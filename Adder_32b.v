==> flow/design.v <==
module Adder_32b(input0, input1, out, clk);
    input wire [31:0] input0;
    input wire [31:0] input1;
    input wire clk;
    output reg[31:0] out;
    always@(posedge clk)
    begin
        out <= input0 + input1;
    end
endmodule
* Reports on Adder_32b
Tool output for the design above, in the order of the flow. Line numbers count from 1 in the design file above. Operators carry their Yosys type and port widths (W data, S select, Z words). Library cell names are shortened. The mark -- stands for no value.
Inputs: design top Adder_32b, clock port clk, library sky130hd, library corner tt_025C_1v80

* Word-level counts
Counts by Yosys on the flattened word-level netlist (proc, flatten, opt, wreduce; memories kept). Register bits leave out memories and registers merged into their read ports (data or address); mux counts leave out enables and synchronous resets folded into registers. Print and check cells are left out. Cells with the same type and inputs are merged into one.
Operators by class: reduce/logical cells 0, div/mod/pow operators 0, multipliers 0, bitwise logic cells 0, mux-type cells 0, shift operators 0, equality and inequality tests 0, add/sub/neg operators 1, order comparisons 0
Operators with widths (number):
- $add A32 B32 Y32 | 1
Bit counts: cells after elaboration 2, output and inout port bits 32, memories kept 0, flip-flop bits (word level) 32, latch bits 0, bits in read-only memories 0, RAM bits 0, clocked read ports x word width 0

* Depth
Longest topological path by Yosys (ltp), each cell counted once; first at word level (registers and memories cut), then after technology mapping (sequential cells cut; the memories' decode and read muxes count).
Depth: depth after elaboration 1, ABC_AREA 0, depth in mapped cells 9, depth with buffers taken out 9

* Mapped cells and area
Source: synth_stat.txt of the flow (Yosys; design flattened, memories mapped). It holds for the ABC_AREA given above (unset counts as 0); a run with the other value may have another netlist. Totals and module areas in this step are rounded.
Mapped netlist: mapped cells 272, buffers 10, cell area after synthesis 2400 µm², mapped flip-flops 32, sequential area 640 µm²
Cells by type:
- dfxtp_1 | number 32, total area 640.614 µm²
- ha_1 | number 31, total area 387.872 µm²
- a21oi_1 | number 29, total area 145.139 µm²
- a21o_1 | number 19, total area 142.637 µm²
- xor2_1 | number 15, total area 131.376 µm²
- xnor2_1 | number 13, total area 113.859 µm²
- nand2_1 | number 19, total area 71.318 µm²
- nand3_1 | number 10, total area 50.048 µm²
- nor2_1 | number 12, total area 45.043 µm²
- nand4_1 | number 7, total area 43.792 µm²
- o21ai_0 | number 7, total area 35.034 µm²
- o21ai_1 | number 7, total area 35.034 µm²
- o21bai_1 | number 4, total area 30.029 µm²
- a211oi_1 | number 3, total area 22.522 µm²
- clkbuf_1 | number 6, total area 22.522 µm²
- a22oi_4 | number 1, total area 21.27 µm²
- a31oi_4 | number 1, total area 21.27 µm²
- buf_2 | number 4, total area 20.019 µm²
Other cell types: 34; their cells: 52.

* Timing after synthesis
Source: OpenSTA report_checks on the synthesized netlist (no wires, ideal clock, input and output delay 20% of the period each), path of least setup slack; recovery checks are left aside. Register names are those of the netlist, which keeps one name where synthesis merged equal registers.
Timing post-synthesis: kind input -> register, from in input0[0], to reg out[26], data arrival time 2426 ps, time at the first pin 628 ps, external input delay 628 ps, setup slack 588 ps, path delay 1924 ps, path buffers 0, required time 3014 ps, driving pins on the path 9, period 3140 ps, period reached after synthesis 2552 ps
"path delay" = arrival - input delay + setup time. "driving pins on the path": output pins that drive a net of the path, with the launching flip-flop's if there is one; two outputs of one cell count as two. "period reached after synthesis" is the clock period less the worst setup slack; recovery checks do not enter. This is arithmetic on one report: input and output delays are still those of the set period (20% each). The rows between start and end are the longest chain of elaborated cells between them; the timing report does not say that the signal goes this way. Where chains are equally long, one stands for them. A line is the first line of the expression or statement that the cell stems from. Yosys adds cells for indexed reads and writes and turns some case tables into memories.
On the way, post-synthesis: path through ha_1 > fa_1 > a21o_1 > a31o_1 > nand2_1 > o221ai_1 > a311oi_1 > o21bai_1 > xor2_1, cells in the longest elaborated chain 1
Ends and longest elaborated chain, post-synthesis:
- from (decl) | line 2 | input wire [31:0] input0;
- $add A32 B32 Y32 | line 8 | out <= input0 + input1;
- to (assign) | line 8
- to (decl) | line 5 | output reg[31:0] out;

* Worst path after layout
Path of least setup slack in the final report of flow run B (OpenROAD, finished layout, wires in). Where an end is a register, its clock arrival counts in the times. The report prints the path's times to 10 ps; the period is as set.
Timing after layout: kind input -> register, from in input1[16], to reg out[31], path buffers 1, setup slack 500 ps, data arrival time 2680 ps, external input delay 600 ps, required time 3180 ps, time at the first pin 600 ps, period 3000 ps, driving pins on the path 8
The rows between start and end are the longest chain of elaborated cells between them; the timing report does not say that the signal goes this way. Where chains are equally long, one stands for them.
On the way, after layout: path through clkdlybuf4s50_1 > ha_2 > a21oi_2 > o21ai_2 > a221o_1 > a31oi_4 > o311a_1 > or3_1, cells in the longest elaborated chain 1
Ends and longest elaborated chain, after layout:
- from (decl) | line 3 | input wire [31:0] input1;
- $add A32 B32 Y32 | line 8 | out <= input0 + input1;
- to (assign) | line 8
- to (decl) | line 5 | output reg[31:0] out;

Add stored flow runs of Adder_32b

Flow measurements of Adder_32b on sky130hd: 2 stored runs with different settings, listed in no order. Input and output delays are each 20% of the period that was set; the output load is 0.01 pF.
"clock period reached" is the run's clock period less its worst setup slack. It is reckoned from that one timing run; input and output delays stay at 20% of the period that was set.
"critical setup path time" is the time allowed to the run's worst setup path (the clock period less input and output delay, where it has them) less its slack. Clock arrival times count: a late capture clock shortens it, a late launch clock lengthens it.
"power consumption" is the tool's figure for a default switching activity; nothing was simulated.
"critical setup path time" is known to 10 ps.
Measured values are rounded.

* Flow run A | settings: period_ns 3.45; CORE_UTILIZATION 60; SETUP_SLACK_MARGIN 0.03; PLACE_DENSITY_LB_ADDON 0.23; HOLD_SLACK_MARGIN -0.06; CORE_MARGIN 8; CELL_PAD_IN_SITES_GLOBAL_PLACEMENT 3; CELL_PAD_IN_SITES_DETAIL_PLACEMENT 1; CTS_CLUSTER_SIZE 76; MIN_ROUTING_LAYER met2; MAX_ROUTING_LAYER met4; CAP_MARGIN 20; SLEW_MARGIN 20 | not finished: placement ended with error FLW-0024
* Flow run B | settings: period_ns 3.0; CORE_UTILIZATION 24; SETUP_SLACK_MARGIN 0.47; PLACE_DENSITY 0.88; CORE_MARGIN 9; ABC_AREA 0; SLEW_MARGIN 30; CAP_MARGIN 20 | results: chip area in the Yosys report 2400 µm²; summed negative setup slack 0 ps; power consumption 1900 µW; utilization of the finished layout 0.45; standard-cell area after layout 4300 µm²; worst hold slack in the final report 660 ps; clock period reached 2498 ps; die area 14000 µm²; lowest setup slack 500 ps; critical setup path time 1900 ps; type of the worst setup path input -> register
