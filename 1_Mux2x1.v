==> flow/design.v <==
module Mux2x1 (clk, input0, input1, select, out);
    input wire [31:0] input0;
	input wire [31:0] input1;
	input wire clk, select;
    output reg [31:0] out;
	always@(posedge clk)
	begin
	    if (select)
            out <= input1;
		else if (!select)
		    out <= input0;
	end
endmodule
Tool chain data of Mux2x1
The steps from the RTL of Mux2x1 to its reports follow in flow order.
Line numbers count from 1 in the design file above.
Operators carry their Yosys type and port widths (W data, S select, Z words).
Library cell names are shortened.
{"block": "design", "top_module": "Mux2x1", "clock_port": "clk", "library": "sky130hd", "corner": "tt_025C_1v80"}

Word level
Yosys after proc, flatten, opt, wreduce and memory -nomap, before mapping. Enables and synchronous resets that opt folds into registers are not counted as muxes. Memory bits, and registers merged into a memory's read port (data or address), are not among the register bits. Print and check cells are not counted. Equal cells are merged and count once.
{"block": "word_totals", "mem_count": 0, "out_inout_bits": 32, "ramBits": 0, "register_bits": 32, "word_cells": 2, "clocked_rd_ports_x_width": 0, "in_bits": 66, "romBits": 0, "latchBits": 0}
{"block": "op_classes", "compare": 0, "n_div": 0, "n_mul": 0, "add_sub_neg": 0, "bitwise": 0, "muxes": 1, "n_reduce_logical": 0, "n_eq": 0, "n_shift": 0}
{"block": "ops", "cell": "$mux W32", "count": 1}

Longest topological paths
Depth = most cells in a row (Yosys ltp): at word level without a register or memory, in the mapped netlist without a sequential cell, where the memories' decode and read muxes count.
{"block": "logic_depth", "word_depth": 1, "ABC_AREA": 0, "mapped_depth": 3}

Synthesis result
The flow's flattened synthesis, as Yosys stat reports it; memories are mapped. The netlist is that of the ABC_AREA named above (0 if unset); the other value can give another one.
{"block": "by_type", "cell_type": "dfxtp_1", "count": 32, "type_area_um2": 640.614}
{"block": "by_type", "cell_type": "mux2_4", "count": 30, "type_area_um2": 450.432}
{"block": "by_type", "cell_type": "buf_12", "count": 3, "type_area_um2": 60.058}
{"block": "by_type", "cell_type": "mux2_2", "count": 2, "type_area_um2": 22.522}
{"block": "by_type", "cell_type": "buf_6", "count": 1, "type_area_um2": 11.261}
{"block": "synth_totals", "yosys_area_mm2": 0.0011849, "ff_cells": 32, "stdcells": 68, "buffers": 4}

Timing after synthesis
OpenSTA on the mapped netlist: ideal clock, no wires. The path of least setup slack (recovery checks aside). Input and output delay are each 20% of the period. Register names are those of the netlist, which keeps one name where synthesis merged equal registers.
{"block": "synth_timing", "path_kind": "input -> register", "from": "input port select", "to": "register out[0]", "setup_time_ps": 121, "t_first_pin_ps": 224, "input_delay_ps": 224, "tclk_ps": 1120, "t_arrival_ps": 765, "driving_pins": 3, "path_slack_ps": 234, "delay_ps": 662, "period_less_setup_slack_ps": 886}
"delay_ps" = arrival - input delay + setup time.
"driving_pins": output pins that drive a net of the path, with the launching flip-flop's if there is one; two outputs of one cell count as two.
"period_less_setup_slack_ps" = period - worst setup slack (recovery checks aside). The figure is calculated, with input and output delays left at 20% of the set period.
The rows between start and end are the longest chain of elaborated cells between them; the timing report does not say that the signal goes this way. Where chains are equally long, one stands for them.
A line is the first line of the expression or statement that the cell stems from. Yosys adds cells for indexed reads and writes and turns some case tables into memories.
{"block": "synth_via", "path_cell_list": "buf_6 -> buf_12 -> mux2_4", "elab_chain_len": 1, "cells_between": 1, "lines_between": 1, "cone_classes": "mux: 1"}
{"block": "synth_rtl", "item": "start: declaration", "line_no": 4, "text": "input wire clk, select;"}
{"block": "synth_rtl", "item": "$mux W32", "line_no": 8, "text": "if (select)"}
{"block": "synth_rtl", "item": "end: assignment", "line_no": 9, "text": "out <= input1;"}
{"block": "synth_rtl", "item": "end: assignment", "line_no": 11, "text": "out <= input0;"}
{"block": "synth_rtl", "item": "end: declaration", "line_no": 5, "text": "output reg [31:0] out;"}

Path in the finished layout
Path of least setup slack in the final report of record 2 (OpenROAD, finished layout, wires in). Where an end is a register, its clock arrival counts in the times.
The path's times are printed in steps of 10 ps; the period is the one set.
{"block": "layout_timing", "path_kind": "register -> output", "from": "register out[28]", "to": "output port out[28]", "driving_pins": 2, "t_arrival_ps": 860, "out_delay_ps": 230, "tclk_ps": 1160, "t_first_pin_ps": 270, "path_slack_ps": 70}
{"block": "layout_via", "path_cell_list": "dfxtp_1 -> dlygate4sd2_1", "elab_chain_len": 0, "cells_between": 0, "lines_between": 0}
{"block": "layout_rtl", "item": "start: declaration", "line_no": 5, "text": "output reg [31:0] out;"}
{"block": "layout_rtl", "item": "start: assignment", "line_no": 9, "text": "out <= input1;"}
{"block": "layout_rtl", "item": "start: assignment", "line_no": 11, "text": "out <= input0;"}
{"block": "layout_rtl", "item": "end: declaration", "line_no": 5}

Add stored flow runs of Mux2x1

Record of 2 stored runs of the RTL-to-layout flow on Mux2x1, platform sky130hd. The runs are unordered. Constraints: input delay and output delay 20% of the set period each, output load 0.01 pF.
By "period_reached_ps" is meant the clock period of the run minus its worst setup slack. This is arithmetic on one report: input and output delays are still those of the set period (20% each).
"timing.worst_path_ps" = time allowed to the worst setup path (clock period - input delay - output delay, where it has them) - its slack; a late launch clock adds to it, a late capture clock takes from it.
By "power_mw" is meant OpenSTA's value without simulated activity: inputs other than the clock are taken to toggle once in ten clock periods, and the tool carries that through the logic.
"timing.worst_path_ps" is known to 10 ps.

{"run": "record 1", "settings": { "period_ns": 1.04, "CORE_UTILIZATION": 52, "PLACE_DENSITY_LB_ADDON": 0.06, "CORE_ASPECT_RATIO": 0.98, "TNS_END_PERCENT": 20, "GPL_ROUTABILITY_DRIVEN": 1, "SLEW_MARGIN": 30, "CAP_MARGIN": 20, "CORE_MARGIN": 2 }, "outcome": "not finished: placement ended with error FLW-0024"}
{"run": "record 2", "settings": { "period_ns": 1.16, "CORE_UTILIZATION": 18, "PLACE_DENSITY_LB_ADDON": 0.18, "CORE_ASPECT_RATIO": 1.72, "CELL_PAD_IN_SITES_GLOBAL_PLACEMENT": 3, "CELL_PAD_IN_SITES_DETAIL_PLACEMENT": 0, "TNS_END_PERCENT": 30, "CTS_CLUSTER_DIAMETER": 206, "CAP_MARGIN": 25, "MIN_ROUTING_LAYER": "met2", "CORE_MARGIN": 2, "SLEW_MARGIN": 20 }, "results": { "post_synth_area_mm2": 0.0011849, "dieArea_mm2": 0.0072718, "layout_stdcell_area_mm2": 0.0022909, "finish.utilization_pct": 36.2, "ws_setup_ps": 69, "tns_setup_ps": 0, "ws_hold_ps": 473, "power_mw": 2.654, "period_reached_ps": 1091, "timing.worst_path_ps": 860, "worst_path_kind": "register -> output" }}
