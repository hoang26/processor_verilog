==> flow/design.v <==
module ALU(clk, control, data_input1, data_input2, data_output, zero);
input clk;
input [3:0] control;
input signed [31:0] data_input1, data_input2;
output reg signed [31:0] data_output;
output reg zero;
always@(posedge clk)
begin
    if (control == 4'b0010) begin
        data_output = data_input1 + data_input2;
        zero = 0;
    end
    else if (control == 4'b0110)
	begin
        data_output = data_input1 - data_input2;
        if (data_output == 0)
	        zero = 1;
	    else
	        zero = 0;
    end
    else if (control == 4'b0000) begin
        data_output = data_input1 & data_input2;
        zero = 0;
    end
    else if (control == 4'b0001) begin
	data_output = data_input1 | data_input2;
	zero = 0;
    end
    else if (control == 4'b0111) begin
        if (data_input2 < data_input1)
            data_output = 1;
        else
            data_output = 0;
        zero = 0;
    end
    else if (control == 4'b1100) begin
	data_output = ~(data_input1 | data_input2);
        zero =0;
    end
    else
    begin
        data_output = 0;
        zero =0;
    end
end
endmodule
Tool chain data of ALU

Tool output for the design above, in the order of the flow.
Lines are those of the file above, counted from 1.
Cell names lack the library's common part.
Not given: -

Top module: ALU
Clock: clk
Cell library: sky130hd
Timing corner: tt_025C_1v80

After elaboration

Source: Yosys, flattened and elaborated, memories not mapped. Widths are those after wreduce. Registers that Yosys merges into a memory's read port (data or address) are not register bits. Print and check cells do not count. Equal cells are merged and count once.

Add/sub/neg operators: 2
Order comparisons: 1
Eq/ne operators: 5
Muxes and demuxes: 8
Bitwise operators: 4
Reduce/logical cells: 3

Operator list:

| cell                                   | number |
| two-way mux 32 bit                     | 6 |
| adder 32 bit                           | 1 |
| subtractor 32 bit                      | 1 |
| less-than comparator 32 bit            | 1 |
| bitwise AND 32 bit                     | 1 |
| bitwise OR 32 bit                      | 1 |
| NOT 32 bit                             | 1 |
| logical NOT 32 bit                     | 1 |
| == test 4 x 3 -> 1 bit with constant B | 2 |
| == test 4 x 1 -> 1 bit with constant B | 1 |
| == test 4 x 2 -> 1 bit with constant B | 1 |
| == test 4 bit with constant B          | 1 |
| logical NOT 4 bit                      | 1 |
| OR reduction 2 bit                     | 1 |
| two-way mux 1 bit                      | 2 |
| NOT 1 bit                              | 1 |

Register bits after elaboration: 33
Input port bits: 69
Output and inout bits: 33
Cells after elaboration: 25

Longest topological paths

Longest topological path by Yosys (ltp), each cell counted once; first at word level (registers and memories cut), then after technology mapping (sequential cells cut; the memories' decode and read muxes count).

Depth in word-level cells: 8
ABC_AREA: 0
Depth in mapped cells: 14
Mapped depth without buffers: 13

Netlist

Yosys stat after the flow's synthesis: flattened, memories mapped to cells. It holds for the ABC_AREA given above (unset counts as 0); a run with the other value may have another netlist.

Standard cells after synthesis: 961
Cell area after synthesis: 6586.3 um2
Area of sequential cells: 660.6 um2
Flip-flop cells: 33
Buffers: 53

Cells by type:

| type     | number | area in all (um2) |
| ha_1     | 96     | 1.2E+03 |
| dfxtp_1  | 33     | 660.634 |
| a21oi_1  | 120    | 600.576 |
| nor2_1   | 113    | 424.157 |
| inv_1    | 97     | 364.099 |
| o21ai_0  | 57     | 285.274 |
| xnor2_1  | 28     | 245.235 |
| nand2_1  | 65     | 243.984 |
| a22oi_1  | 25     | 187.68 |
| o22ai_1  | 23     | 143.888 |
| clkbuf_1 | 35     | 131.376 |
| a21o_1   | 15     | 112.608 |
| nand3_1  | 16     | 80.077 |
| nor2b_1  | 12     | 75.072 |
| o31ai_1  | 10     | 75.072 |
| a221oi_1 | 8      | 70.067 |
| nor4_1   | 11     | 68.816 |
| nor3_1   | 13     | 65.062 |

Not listed: further types 63, cells in them 184.

Worst setup path after synthesis

OpenSTA on the mapped netlist: ideal clock, no wires. The path of least setup slack (recovery checks aside). Input and output delay are each 20% of the period. Register names are those of the netlist, which keeps one name where synthesis merged equal registers.

Kind: input to register
Start: input data_input1[0]
End: register zero
Period: 4.81 ns
External input delay: 0.962 ns
Library setup time: 0.088 ns
Time at the first pin: 0.962 ns
Arrival time: 3.611 ns
Required time: 4.722 ns
Slack: 1.111 ns
Path delay: 2.737 ns
Stages: 13
Path buffers: 0
Synthesis period reached: 3.699 ns

"path delay" is the arrival time less input delay plus setup time.
"stages": output pins that drive a net of the path, with the launching flip-flop's if there is one; two outputs of one cell count as two.
"synthesis period reached" = period - worst setup slack (recovery checks aside). The figure is calculated, with input and output delays left at 20% of the set period.
The rows between start and end are the longest chain of elaborated cells between them; the timing report does not say that the signal goes this way. Where chains are equally long, one stands for them.
Each line given opens the expression or statement behind the cell; cells for indexed reads and writes are added by Yosys, which also makes memories of some case tables.
A register here has more assigning lines than the two given.

Cells stage by stage: inv_1 > ha_1 > fa_1 > o21bai_1 > a21o_4 > a2111oi_4 > nor2_1 > nor2_1 > a2111o_1 > a2111o_1 > nor4_2 > nand4_1 > nor4_2
Cells in the longest elaborated chain: 3
Elaborated cells between the ends (all ways): 3
Source lines of those cells: 2
Those cells by class: 1 x add/sub; 1 x mux; 1 x reduce/logical

RTL lines, path post-synthesis:

| what               | RTL line | text |
| start, declared    | 4        | `input signed [31:0] data_input1, data_input2;` |
| subtractor 32 bit  | 15       | `data_output = data_input1 - data_input2;` |
| logical NOT 32 bit | 16       | `if (data_output == 0)` |
| two-way mux 1 bit  | 16       |  |
| end, assigned      | 17       | `zero = 1;` |
| end, assigned      | 19       | `zero = 0;` |
| end, declared      | 6        | `output reg zero;` |

Path in the finished layout

From the final timing report of record 2: the path of least setup slack in the routed layout; clock arrival at registers is part of the times.

Kind: input to register
Start: input data_input2[25]
End: register zero
Period: 2.46 ns
External input delay: 0.49 ns
Library setup time: 0.10 ns
Time at the first pin: 0.49 ns
Arrival time: 3.54 ns
Required time: 2.67 ns
Slack: -0.87 ns
Stages: 14
Path buffers: 2

The rows between start and end are the longest chain of elaborated cells between them; the timing report does not say that the signal goes this way. Where chains are equally long, one stands for them.
A register here has more assigning lines than the two given.

Cells stage by stage: clkdlybuf4s50_1 > inv_2 > ha_4 > buf_8 > nand2b_1 > a21oi_2 > nor2_1 > a21o_1 > a31oi_4 > o2111ai_2 > a2111o_1 > nor4_4 > nand4_1 > nor4_4
Cells in the longest elaborated chain: 3
Elaborated cells between the ends (all ways): 3
Source lines of those cells: 2
Those cells by class: 1 x add/sub; 1 x mux; 1 x reduce/logical

RTL lines, path post-layout:

| what               | RTL line | text |
| start, declared    | 4        | `input signed [31:0] data_input1, data_input2;` |
| subtractor 32 bit  | 15       | `data_output = data_input1 - data_input2;` |
| logical NOT 32 bit | 16       | `if (data_output == 0)` |
| two-way mux 1 bit  | 16       |  |
| end, assigned      | 17       | `zero = 1;` |
| end, assigned      | 19       | `zero = 0;` |
| end, declared      | 6        | `output reg zero;` |

==> results <==
Top module ALU; platform sky130hd; tools Yosys and OpenROAD; 2 stored runs in no particular order. Input and output delays are each 20% of the period that was set; the output load is 0.01 pF.
"power consumption" rests on the timing tool's default activity at the inputs, not on a simulated workload.
Settings: n/a = not set for that run.
Among the results, n/a means that no value is shown for the run.

| name                                | record 1 | record 2 |
| period_ns                           | 4.05     | 2.46     |
| CORE_UTILIZATION                    | 55       | 23       |
| SETUP_SLACK_MARGIN                  | 0.38     | n/a      |
| PLACE_DENSITY                       | 0.66     | n/a      |
| CAP_MARGIN                          | 20       | 40       |
| SLEW_MARGIN                         | 35       | 20       |
| MIN_ROUTING_LAYER                   | met2     | n/a      |
| MAX_ROUTING_LAYER                   | met5     | n/a      |
| CORE_MARGIN                         | 2        | 2        |
| PLACE_DENSITY_LB_ADDON              | n/a      | 0.1      |
| CORE_ASPECT_RATIO                   | n/a      | 0.88     |
| CELL_PAD_IN_SITES_GLOBAL_PLACEMENT  | n/a      | 3        |
| GPL_TIMING_DRIVEN                   | n/a      | 0        |
| CTS_CLUSTER_DIAMETER                | n/a      | 71       |
| synthesis area (um2)                | n/a      | 6586.3   |
| area inside the die boundary (um2)  | n/a      | 30008.6  |
| std-cell area (final layout) (um2)  | n/a      | 11010.6  |
| utilization after layout (%)        | n/a      | 38.8     |
| worst setup slack after layout (ns) | n/a      | -0.871   |
| power consumption (uW)              | n/a      | 4069     |

Record 1: incomplete, routing halted on GRT-0116
